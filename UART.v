==> flow/design.v <==
`timescale 1ns / 1ps
module UART(
input clk,
input start,
input [7:0] txin,
output reg tx, 
input rx,
output [7:0] rxout,
output rxdone, txdone
    );
parameter clock_rate= 100000;
parameter baudrate= 9600;
parameter wait_count=clock_rate/baudrate;
integer count =0;
reg bitDone = 0;  
parameter idle = 0, send = 1, check = 2;
reg [1:0] state = idle; 
always@(posedge clk) 
begin
    if(state == idle) 
        begin
        count <=0;
        end
    else
        begin
        if(count == wait_count)
            begin
            bitDone<=1'b1;
            count <= 0;
            end
        else
            begin
            count<=count+1;
            bitDone<=1'b0;
            end
    end
end
reg [9:0] txData; 
integer bitIndex = 0;  
reg [9:0] shifttx = 0;  
always@(posedge clk)
begin
    case(state)
    idle:
        begin
        tx<=1'b1;
        txData<=0;
        bitIndex<=0;
        shifttx<=0;
        if(start == 1'b1)
           begin
           txData<={1'b1,txin,1'b0};
           state<=send;
           end
         else state<=idle;
        end
     send:
        begin
        tx<=txData[bitIndex];
        state<=check;
        shifttx<={txData[bitIndex], shifttx[9:1]};
        end
     check:
            begin
            if(bitIndex<=9)
                begin
                if(bitDone==1'b1)
                    begin
                    bitIndex<=bitIndex+1;
                    state<=send;
                    end
                end
             else 
                begin
                bitIndex<=0;
                state<=idle;
                end
             end
      default: state<=idle;
      endcase
end
assign txdone = (bitIndex == 9 && bitDone==1'b1) ? 1'b1 : 1'b0;
integer rcount = 0;
integer rindex = 0;
parameter ridle = 0, rwait = 1, recv = 2;
reg [1:0] rstate;
reg [9:0] rxdata;
always@(posedge clk)
begin
case(rstate)
    ridle:
        begin
        rxdata <=0;
        rcount<=0;
        rindex<=0;
        if(rx==1'b0)  
            begin
            rstate<=rwait;
            end
        else rstate<=ridle;
        end
     rwait:
        begin
            if(rcount == wait_count/2)  
                begin
                rstate<=recv;
                rcount<=0;
                rxdata <= {rx,rxdata[9:1]};
                end
            else 
                begin
                rcount<=rcount+1;
                rstate<=rwait;
                end
        end
     recv:
        begin
            if(rindex<=9)
                begin
                if(bitDone==1'b1)
                    begin
                    rindex<=rindex+1;
                    rstate<=rwait;
                    end
                 end
             else begin
                rstate<=ridle;
                rindex<=0;
                end
        end
     default: rstate<=ridle;
endcase
end
assign rxout =rxdata[8:1];
assign rxdone= (rindex ==9 && bitDone==1'b1) ? 1'b1 : 1'b0;
endmodule
======== Reports on UART ========
Tool output for the design above, in the order of the flow.
Line numbers count from 1 in the design file above.
Operators carry their Yosys type and port widths (W data, S select, Z words).
Cell names lack the library's common part.
A cell with -- has no value.
design
  top ..................................... UART
  clock port .............................. clk
  library ................................. sky130hd
  library corner .......................... tt_025C_1v80

======== After elaboration ========
Source: Yosys, flattened and elaborated, memories not mapped. Widths are those after wreduce. Registers that Yosys merges into a memory's read port (data or address) are not register bits. Print and check cells do not count. Equal cells are merged and count once.
operators by class
  add/subtract/negate cells ............... 4
  $lt $le $gt $ge ......................... 2
  eq/ne operators ......................... 11
  shift operators ......................... 1
  muxes and demuxes ....................... 23
  reductions and logical operators ........ 12
operators by type and width
  cell                     count
  $pmux W32 S2             3
  $mux W32                 5
  $add A32 B2 Y32 const B  4
  $eq A32 B5 Y1 const B    3
  $le A32 B5 Y1 const B    2
  $shiftx A10 B32 Y1       1
  $eq A32 B4 Y1 const B    1
  $pmux W10 S2             1
  $mux W10                 2
  $pmux W2 S3              2
  $reduce_bool A2 Y1       4
  $mux W2                  4
  $reduce_and A2 Y1        3
  $ne A3 B3 Y1 const B     2
  $mux W1                  5
  $eq A2 B1 Y1 const B     2
  $eq A2 B2 Y1 const B     2
  $logic_not A2 Y1         2
  $logic_and A1 B1 Y1      2
  $ne A2 B2 Y1 const B     1
  $reduce_or A2 Y1         1
  $pmux W1 S2              1
word-level totals
  register bits ........................... 154
  output and inout port bits .............. 11

======== Depth ========
Longest topological path by Yosys (ltp), each cell counted once; first at word level (registers and memories cut), then after technology mapping (sequential cells cut; the memories' decode and read muxes count).
depth
  depth in word-level cells ............... 4
  ABC_AREA ................................ 0
  gate-level depth with buffers ........... 9
  depth with buffers taken out ............ 7

======== Netlist ========
Yosys stat after the flow's synthesis: flattened, memories mapped to cells. It holds for the ABC_AREA given above (unset counts as 0); a run with the other value may have another netlist.
cell types
  cell      count  total area (µm²)
  edfxtp_1  120    3.6E+03
  dfxtp_1   32     640.614
  nor2_1    131    491.722
  xor2_1    56     490.47
  xnor2_1   55     481.712
  nand3_1   53     265.254
  nor4_1    35     218.96
  nand4_1   31     193.936
  nand2_1   49     183.926
  and2_1    23     143.888
  ha_1      10     125.12
  and3_1    19     118.864
  nor3_1    22     110.106
  nor4_4    5      106.352
  and4_1    12     105.101
  inv_1     24     90.086
  nor4_2    7      87.584
  buf_4     10     75.072
Not listed: further types 30, cells in them 88.
synthesis totals
  cell count .............................. 782
  synthesis area .......................... 8169.1 µm²
  sequential part of the area ............. 4244.1 µm²
  mapped flip-flops ....................... 152
  buffers ................................. 31

======== Path before layout ========
OpenSTA on the mapped netlist: ideal clock, no wires. The path of least setup slack (recovery checks aside). Input and output delay are each 20% of the period. Register names are those of the netlist, which keeps one name where synthesis merged equal registers.
timing post-synthesis
  path type ............................... reg-to-reg
  start point ............................. register bitIndex[0]
  end point ............................... register bitIndex[0]
  clock period ............................ 3.94 ns
  setup time .............................. 0.441 ns
  arrival time ............................ 2.717 ns
  required time ........................... 3.499 ns
  path slack .............................. 0.783 ns
  delay of the path ....................... 3.158 ns
  stages on the path ...................... 8
  buffers on the path ..................... 1
  synthesis period reached ................ 3.157 ns
"delay of the path" = arrival - input delay + setup time.
"stages on the path" counts driving pins, that of a launching flip-flop among them; a cell with two outputs on the path counts twice.
"synthesis period reached" is the clock period less the worst setup slack; recovery checks do not enter. This is arithmetic on one report: input and output delays are still those of the set period (20% each).
The rows between start and end are the longest chain of elaborated cells between them; the timing report does not say that the signal goes this way. Where chains are equally long, one stands for them.
A line is the first line of the expression or statement that the cell stems from. Yosys adds cells for indexed reads and writes and turns some case tables into memories.
At most two assigning lines are given for a register; there are more.
The path ends at the enable pin of a flip-flop; only ways to that pin are counted.
on the way, post-synthesis
  cell sequence ........................... edfxtp_1 buf_2 inv_1 ha_1 nor2_1 o21a_1 o31ai_2 a31oi_1
  length of the longest elaborated chain .. 3
  elaborated cells between the ends (all ways) .. 3
  those cells by class .................... compare (1); eq/ne (1); reduce/logical (1)
RTL lines, path post-synthesis
  element            RTL line  RTL
  from (decl)        39        integer bitIndex = 0;
  from (assign)      48        bitIndex<=0;
  from (assign)      69        bitIndex<=bitIndex+1;
  $le A32 B5 Y1      65        if(bitIndex<=9)
  $ne A3 B3 Y1       --
  $reduce_and A2 Y1  --
  to (assign)        69
  to (assign)        75        bitIndex<=0;
  to (decl)          39

======== Worst path after layout ========
Path of least setup slack in the final report of flow run 2 (OpenROAD, finished layout, wires in). Where an end is a register, its clock arrival counts in the times.
timing after layout
  path type ............................... reg-to-output
  start point ............................. register bitIndex[10]
  end point ............................... output txdone
  clock period ............................ 3.19 ns
  output delay ............................ 0.64 ns
  arrival time ............................ 1.88 ns
  required time ........................... 2.55 ns
  path slack .............................. 0.67 ns
  stages on the path ...................... 5
  buffers on the path ..................... 1
The rows between start and end are the longest chain of elaborated cells between them; the timing report does not say that the signal goes this way. Where chains are equally long, one stands for them.
At most two assigning lines are given for a register; there are more.
on the way, after layout
  cell sequence ........................... edfxtp_1 nor4_4 nand3_1 nor3_2 clkdlybuf4s15_2
  length of the longest elaborated chain .. 3
  elaborated cells between the ends (all ways) .. 3
  those cells by class .................... eq/ne (1); mux (1); reduce/logical (1)
RTL lines, path after layout
  element              RTL line  RTL
  from (decl)          39        integer bitIndex = 0;
  from (assign)        48        bitIndex<=0;
  from (assign)        69        bitIndex<=bitIndex+1;
  $eq A32 B5 Y1        82        assign txdone = (bitIndex == 9 && bitDone==1'b1) ? 1'b1 : 1'b0;
  $logic_and A1 B1 Y1  82
  $mux W1              82
  to (decl)            9         output rxdone, txdone

FLOW RESULTS
============

Record of 2 stored runs of the RTL-to-layout flow on UART, platform sky130hd. The runs are unordered. Constraints: input delay and output delay 20% of the set period each, output load 0.01 pF.
"clock period reached" means the clock period less the worst setup slack. The figure is calculated, with input and output delays left at 20% of the set period.
By "time of the worst setup path" is meant the share of the clock period that the worst setup path is allowed (20% is reserved at inputs, 20% at outputs), minus its slack. Clock arrival times at its registers enter into it.
"total power after layout" rests on the timing tool's default activity at the inputs, not on a simulated workload.

======== flow run 1 ========
==> flow/run.sh <==
#!/bin/bash
# the make line also repeats the synthesis and layout settings of config.mk as NAME=value (left out here)
make -C /OpenROAD-flow-scripts/flow DESIGN_CONFIG=/design/flow/config.mk WORK_HOME=/design/flow/orfs CLKGATE_MAP_FILE= finish
==> flow/config.mk <==
export PLATFORM = sky130hd
export DESIGN_NAME = UART
export DESIGN_NICKNAME = UART
export VERILOG_FILES = /design/flow/design.v
export SDC_FILE = /design/flow/constraint.sdc
export NUM_CORES = 4
export LEC_CHECK = 0
export CAP_MARGIN = 20
export CELL_PAD_IN_SITES_DETAIL_PLACEMENT = 2
export CELL_PAD_IN_SITES_GLOBAL_PLACEMENT = 2
export CORE_MARGIN = 2
export CORE_UTILIZATION = 70
export CTS_CLUSTER_DIAMETER = 330
export HOLD_SLACK_MARGIN = 0.06
export MIN_ROUTING_LAYER = met2
export PLACE_DENSITY_LB_ADDON = 0.2
export SETUP_SLACK_MARGIN = 1.0
export SLEW_MARGIN = 20
==> flow/constraint.sdc <==
create_clock -name core_clock -period 5.12 [get_ports {clk}]
set_input_delay 1.0240 -clock core_clock [delete_from_list [all_inputs] [get_ports {clk}]]
set_output_delay 1.0240 -clock core_clock [all_outputs]
set_load 0.01 [all_outputs]

-------- flow run 1 --------
  did not finish, placement stopped with FLW-0024

======== flow run 2 ========
==> flow/run.sh <==
#!/bin/bash
# the make line also repeats the synthesis and layout settings of config.mk as NAME=value (left out here)
make -C /OpenROAD-flow-scripts/flow DESIGN_CONFIG=/design/flow/config.mk WORK_HOME=/design/flow/orfs CLKGATE_MAP_FILE= finish
==> flow/config.mk <==
export PLATFORM = sky130hd
export DESIGN_NAME = UART
export DESIGN_NICKNAME = UART
export VERILOG_FILES = /design/flow/design.v
export SDC_FILE = /design/flow/constraint.sdc
export NUM_CORES = 4
export LEC_CHECK = 0
export CAP_MARGIN = 20
export CORE_ASPECT_RATIO = 1.87
export CORE_MARGIN = 5
export CORE_UTILIZATION = 28
export CTS_CLUSTER_SIZE = 31
export GPL_ROUTABILITY_DRIVEN = 1
export GPL_TIMING_DRIVEN = 1
export MAX_ROUTING_LAYER = met4
export PLACE_DENSITY_LB_ADDON = 0.12
export SETUP_SLACK_MARGIN = 0.59
export SLEW_MARGIN = 30
export TNS_END_PERCENT = 10
==> flow/constraint.sdc <==
create_clock -name core_clock -period 3.19 [get_ports {clk}]
set_input_delay 0.6380 -clock core_clock [delete_from_list [all_inputs] [get_ports {clk}]]
set_output_delay 0.6380 -clock core_clock [all_outputs]
set_load 0.01 [all_outputs]

-------- measured, flow run 2 --------
  mapped cell area after synthesis ........ 8169.1 µm²
  total die area .......................... 32859.5 µm²
  standard-cell area of the final layout .. 9744.4 µm²
  utilization of the finished layout ...... 0.338
  setup slack of the worst path ........... 0.669 ns
  total negative slack on setup checks .... 0.000 ns
  worst hold slack after layout ........... 0.516 ns
  total power after layout ................ 8.065 mW
  clock period reached .................... 2.521 ns
  time of the worst setup path ............ 1.88 ns
  kind of the worst setup path ............ reg-to-output
